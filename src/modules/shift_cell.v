==> flow/design.v <==
`timescale 1ns / 1ps
module shift_cell(
	input wire [15:0] data_in,  
	input wire [15:0] data_in_prev, data_in_next,
	input wire data_read,data_write,clk,async_reset,
	input wire push,pop,  
	input wire overwrite,
	output reg [15:0] data_out  
    );
	 always @(posedge clk or posedge async_reset)
		if (async_reset)
			data_out <= 0;
		else if (data_write && push)
			data_out <= data_in_prev;
		else if(overwrite)
			data_out <= data_in;
		else if (data_read && pop)
			data_out <= data_in_next;
endmodule
# Reports on shift_cell

What the tools print for shift_cell, step after step.
Lines are those of the file above, counted from 1.
Operators carry their Yosys type and port widths (W data, S select, Z words).
Cell names lack the library's common part.
The mark n/a stands for no value.

Design top: shift_cell
Clock input: clk
Standard-cell library: sky130hd
Corner: tt_025C_1v80

# Word-level counts

Source: Yosys, flattened and elaborated, memories not mapped. Widths are those after wreduce. Registers that Yosys merges into a memory's read port (data or address) are not register bits. Print and check cells do not count. Equal cells are merged and count once.

Flip-flop bits (word level): 16
Bits in latches: 0
Bits in writable memories: 0
Memory bits (read-only): 0
Clocked read ports x word width: 0
Memories kept: 0
Input bits: 55
Output and inout port bits: 16
Word-level cells: 7

$add $sub $neg: 0
Multiply operators: 0
Divide/modulo/power cells: 0
Magnitude comparators: 0
Eq/ne operators: 0
Shifts and indexed selects: 0
Muxes and demuxes: 3
Bitwise logic cells: 0
Reduce/logical cells: 3

Operators with widths:

| operator            | count |
| $mux W16            | 3 |
| $reduce_bool A3 Y1  | 1 |
| $logic_and A1 B1 Y1 | 2 |

# Logic depth

Yosys ltp: most cells in a row. Word level: on the elaborated netlist, between registers, memories and ports. Mapped: between sequential cells and ports; inverters and the memories' decode and read muxes count.

Depth after elaboration: 4
ABC_AREA: 1
Depth in mapped cells: 7
Mapped depth without buffers: 5

# Synthesis result

Yosys stat after the flow's synthesis: flattened, memories mapped to cells. It holds for the ABC_AREA given above (unset counts as 0); a run with the other value may have another netlist.
The area totals of this step are shown rounded.

Mapped cells: 161
Cell area after synthesis: 0.0012 mm^2
Mapped flip-flops: 16
Buffer cells: 11

Cells by type:

| type    | count |
| dfrtp_1 | 16 |
| nand2_1 | 64 |
| nand3_1 | 22 |
| nand3_2 | 10 |
| nand4_1 | 16 |
| inv_1   | 17 |
| buf_6   | 3 |
| buf_2   | 5 |
| buf_12  | 1 |
| nand3_4 | 1 |
| buf_4   | 2 |
| nand2_2 | 2 |
| inv_8   | 1 |
| inv_2   | 1 |

# Path before layout

Path of least setup slack by OpenSTA after synthesis, without wires, with an ideal clock, recovery checks aside; 20% of the period is set as input and as output delay. Where synthesis merged equal registers, the netlist keeps one of their names.

Kind: input to register
Start: input port overwrite
End: register data_out[0]
Clock period: 1.05 ns
External input delay: 0.210 ns
Setup time: 0.117 ns
Launch time at the first pin: 0.210 ns
Arrival: 0.757 ns
Path slack: 0.176 ns
Path delay: 0.664 ns
Driving pins on the path: 6
Path buffers: 2
Synthesis period reached: 0.874 ns

"path delay" is the arrival time less input delay plus setup time.
"driving pins on the path": output pins that drive a net of the path, with the launching flip-flop's if there is one; two outputs of one cell count as two.
"synthesis period reached" is the clock period less the worst setup slack; recovery checks do not enter. This is arithmetic on one report: input and output delays are still those of the set period (20% each).
Between the ends stands the longest chain of elaborated cells between them, by number of cells; it is not shown to be the way that was timed. Of several equally long chains one is given.
A line is the first line of the expression or statement that the cell stems from. Yosys adds cells for indexed reads and writes and turns some case tables into memories.
At most two assigning lines are given for a register; there are more.

Cell sequence: buf_6 -> inv_8 -> nand3_4 -> buf_12 -> nand3_2 -> nand2_1
Cells in the longest elaborated chain: 2
Elaborated cells on any way between the ends: 3
RTL lines with such cells: 2

RTL lines, path post-synthesis:

| element         | line | text |
| start, declared | 7    | `input wire overwrite,` |
| $mux W16        | 15   | `else if(overwrite)` |
| $mux W16        | 13   | `else if (data_write && push)` |
| end, assigned   | 14   | `data_out <= data_in_prev;` |
| end, assigned   | 16   | `data_out <= data_in;` |
| end, declared   | 8    | `output reg [15:0] data_out` |

# Path in the finished layout

Path of least setup slack in the final report of job 1 (OpenROAD, finished layout, wires in). Where an end is a register, its clock arrival counts in the times.

Kind: register to output
Start: register data_out[12]
End: output port data_out[12]
Clock period: 0.631 ns
Output delay: 0.13 ns
Launch time at the first pin: 0.30 ns
Arrival: 0.85 ns
Path slack: -0.34 ns
Driving pins on the path: 2
Path buffers: 1

At most two assigning lines are given for a register; there are more.

Cell sequence: dfrtp_1 -> buf_2
Cells in the longest elaborated chain: 0
Elaborated cells on any way between the ends: 0
RTL lines with such cells: 0

RTL lines, path after layout:

| element         | line | text |
| start, declared | 8    | `output reg [15:0] data_out` |
| start, assigned | 14   | `data_out <= data_in_prev;` |
| start, assigned | 16   | `data_out <= data_in;` |
| end, declared   | 8    |  |

Data sheet: physical implementation of shift_cell

Measured data: module shift_cell, platform sky130hd, 2 stored runs of the flow under differing settings, order arbitrary. Input and output delays are each 20% of the period that was set; the output load is 0.01 pF.
"achieved clock period" is the run's clock period less its worst setup slack. It is reckoned from that one timing run; input and output delays stay at 20% of the period that was set.
By "critical path time" is meant the share of the clock period that the worst setup path is allowed (20% is reserved at inputs, 20% at outputs), minus its slack. Clock arrival times at its registers enter into it.
By "total power of the final layout" is meant OpenSTA's value without simulated activity: inputs other than the clock are taken to toggle once in ten clock periods, and the tool carries that through the logic.
Measured values are rounded.
A setting shown as . is not set for that run.

| item                                          | job 1              | job 2              |
| period_ns                                     | 0.631              | 0.582              |
| CORE_UTILIZATION                              | 34                 | 40                 |
| PLACE_DENSITY_LB_ADDON                        | 0.21               | .                  |
| CELL_PAD_IN_SITES_DETAIL_PLACEMENT            | 0                  | .                  |
| TNS_END_PERCENT                               | 55                 | .                  |
| ABC_AREA                                      | 1                  | .                  |
| GPL_TIMING_DRIVEN                             | 0                  | .                  |
| GPL_ROUTABILITY_DRIVEN                        | 1                  | .                  |
| MAX_ROUTING_LAYER                             | met5               | .                  |
| CAP_MARGIN                                    | 20                 | 20                 |
| CORE_MARGIN                                   | 2                  | 2                  |
| SLEW_MARGIN                                   | 20                 | 20                 |
| Yosys chip area after synthesis (mm^2)        | 0.0012             | 0.0011             |
| die footprint (mm^2)                          | 0.0039             | 0.0031             |
| standard-cell area of the final layout (mm^2) | 0.0021             | 0.002              |
| post-route utilization (%)                    | 65                 | 81                 |
| worst slack on setup checks (ns)              | -0.34              | -0.37              |
| summed negative setup slack (ns)              | -6.3               | -11                |
| total power of the final layout (mW)          | 3.3                | 3.4                |
| achieved clock period (ns)                    | 0.972              | 0.952              |
| critical path time (ns)                       | 0.85               | 0.84               |
| kind of the worst setup path                  | register to output | register to output |
